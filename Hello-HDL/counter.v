==> flow/design.v <==
module counter(clk,clr,out,num);
input clk;
input clr;
output[7:0]num;
output out;
reg[7:0] num;
reg out;
always @(posedge clk or negedge clr)
begin
	if(!clr) begin out<=1'b0;num<=8'b0;end
	else begin
 		if(num==8'b01101111) begin out<=1'b1;num<=8'b0;end
		else begin num<=num+1'b1;end
	end
end
endmodule
* From RTL to reports: counter
What the tools print for counter, step after step.
Line numbers count from 1 in the design file above.
Operators: Yosys type, input widths -> output width; for muxes data width and select width s.
Cell names lack the library's common part.
A cell with - has no value.
- Design top :: counter
- Clock port :: clk
- Cell library :: sky130hd
- Library corner :: tt_025C_1v80

* After elaboration
Yosys after proc, flatten, opt, wreduce and memory -nomap, before mapping. Enables and synchronous resets that opt folds into registers are not counted as muxes. Memory bits, and registers merged into a memory's read port (data or address), are not among the register bits. Print and check cells are not counted. Equal cells are merged and count once.
- Multiplexer cells :: 1
- Eq/ne operators :: 1
- Add/sub/neg operators :: 1
** Operators with widths (number)
- $add 8x1->8 const B :: 1
- $eq 8x7->1 const B :: 1
- $mux 8 :: 1
- Bits of input ports :: 2
- Register bits after elaboration :: 9
- Output and inout bits :: 9
- Word-level cells :: 5

* Depth
Longest topological path by Yosys (ltp), each cell counted once; first at word level (registers and memories cut), then after technology mapping (sequential cells cut; the memories' decode and read muxes count).
- Depth after elaboration :: 2
- ABC_AREA :: 1
- Depth in mapped cells :: 6
- Mapped depth without buffers :: 6

* Netlist
Source: synth_stat.txt of the flow (Yosys; design flattened, memories mapped). It holds for the ABC_AREA given above (unset counts as 0); a run with the other value may have another netlist.
- Buffer cells :: 0
- Flip-flops :: 9
- Cell area after synthesis :: 431.7 µm²
- Standard cells after synthesis :: 56
** Cell types (number)
- dfrtp_1 :: 9
- nand2_1 :: 13
- nor2_1 :: 13
- inv_1 :: 9
- nand3_1 :: 3
- ha_1 :: 1
- nand2_2 :: 2
- nor2_2 :: 2
- xor2_1 :: 1
- a21oi_1 :: 1
- o21ai_0 :: 1
- inv_2 :: 1

* Path before layout
Path of least setup slack by OpenSTA after synthesis, without wires, with an ideal clock, recovery checks aside; 20% of the period is set as input and as output delay. Where synthesis merged equal registers, the netlist keeps one of their names.
- Kind :: flip-flop to flip-flop
- Start :: register num[0]
- End :: register num[0]
- Clock period :: 2.03 ns
- Path buffers :: 0
- Driving pins on the path :: 7
- Path slack :: 0.927 ns
- Data required time :: 1.905 ns
- Data arrival time :: 0.978 ns
- Launch time at the first pin :: 0.000 ns
- Path delay :: 1.103 ns
- Setup time :: 0.125 ns
- Synthesis period reached :: 1.103 ns
"path delay" is the arrival time less input delay plus setup time.
"driving pins on the path": output pins that drive a net of the path, with the launching flip-flop's if there is one; two outputs of one cell count as two.
"synthesis period reached" is the clock period less the worst setup slack; recovery checks do not enter. This is arithmetic on one report: input and output delays are still those of the set period (20% each).
Between the ends stands the longest chain of elaborated cells between them, by number of cells; it is not shown to be the way that was timed. Of several equally long chains one is given.
Each line given opens the expression or statement behind the cell; cells for indexed reads and writes are added by Yosys, which also makes memories of some case tables.
At most two assigning lines are given for a register; there are more.
- Cells stage by stage :: dfrtp_1 -> ha_1 -> nand2_2 -> nor2_2 -> nand2_2 -> inv_2 -> nor2_1
- Length of the longest elaborated chain :: 2
- Elaborated cells on any way between the ends :: 3
- Source lines of those cells :: 2
- Those cells by class :: add/sub (1); eq/ne (1); mux (1)
** RTL lines, path post-synthesis
- start, declared :: RTL line 4 : output[7:0]num;
- start, assigned :: RTL line 10 : if(!clr) begin out<=1'b0;num<=8'b0;end
- start, assigned :: RTL line 13 : else begin num<=num+1'b1;end
- $add 8x1->8 :: RTL line 13
- $mux 8 :: RTL line 12 : if(num==8'b01101111) begin out<=1'b1;num<=8'b0;end
- end, assigned :: RTL line 12
- end, assigned :: RTL line 13
- end, declared :: RTL line 4

* Path in the finished layout
Path of least setup slack in the final report of stored run 1 (OpenROAD, finished layout, wires in). Where an end is a register, its clock arrival counts in the times.
- Kind :: flip-flop to output port
- Start :: register num[6]
- End :: output num[6]
- Output delay :: 0.40 ns
- Path slack :: 0.43 ns
- Clock period :: 2.0 ns
- Launch time at the first pin :: 0.26 ns
- Data required time :: 1.60 ns
- Path buffers :: 1
- Driving pins on the path :: 2
- Data arrival time :: 1.17 ns
At most two assigning lines are given for a register; there are more.
- Cells stage by stage :: dfrtp_1 -> clkdlybuf4s50_1
- Length of the longest elaborated chain :: 0
- Elaborated cells on any way between the ends :: 0
- Source lines of those cells :: 0
** RTL lines, path post-layout
- start, declared :: RTL line 4 : output[7:0]num;
- start, assigned :: RTL line 10 : if(!clr) begin out<=1'b0;num<=8'b0;end
- start, assigned :: RTL line 13 : else begin num<=num+1'b1;end
- end, declared :: RTL line 4

Module counter, platform sky130hd: 2 stored runs of the flow (Yosys, OpenROAD) with differing settings, in no particular order. Input and output delays are each 20% of the period that was set; the output load is 0.01 pF.
"period achieved" means the clock period less the worst setup slack. The figure is calculated, with input and output delays left at 20% of the set period.
"time on the worst setup path" means the part of the period allowed to the worst setup path (the constraints hold back 20% at inputs and 20% at outputs) less its slack; where the path has registers, the arrival times of their clocks count too.

** Stored run 1
- Settings :: period_ns=2.0; CORE_UTILIZATION=23; SETUP_SLACK_MARGIN=0.37; PLACE_DENSITY_LB_ADDON=0.28; HOLD_SLACK_MARGIN=0.17; CELL_PAD_IN_SITES_DETAIL_PLACEMENT=2; ABC_AREA=1; GPL_TIMING_DRIVEN=0; GPL_ROUTABILITY_DRIVEN=1; CTS_CLUSTER_DIAMETER=292; CAP_MARGIN=15; CORE_MARGIN=2; SLEW_MARGIN=20
- Yosys chip area after synthesis :: 431.7 µm²
- Die footprint :: 2,239.2 µm²
- Std-cell area (final layout) :: 623.1 µm²
- Worst setup slack after layout :: 0.429 ns
- Summed negative setup slack :: 0.000 ns
- Period achieved :: 1.571 ns
- Time on the worst setup path :: 1.17 ns
- Worst setup path kind :: flip-flop to output port

** Stored run 2
- Settings :: period_ns=2.42; CORE_UTILIZATION=24; SETUP_SLACK_MARGIN=0.09; PLACE_DENSITY=0.45; CORE_ASPECT_RATIO=0.58; GPL_TIMING_DRIVEN=1; CTS_CLUSTER_DIAMETER=365; SLEW_MARGIN=40; MIN_ROUTING_LAYER=met2; CAP_MARGIN=20; CORE_MARGIN=2
- Yosys chip area after synthesis :: 411.6 µm²
- Die footprint :: 2,074.8 µm²
- Std-cell area (final layout) :: 561.8 µm²
- Worst setup slack after layout :: 0.621 ns
- Summed negative setup slack :: 0.000 ns
- Period achieved :: 1.799 ns
- Time on the worst setup path :: 1.32 ns
- Worst setup path kind :: flip-flop to output port
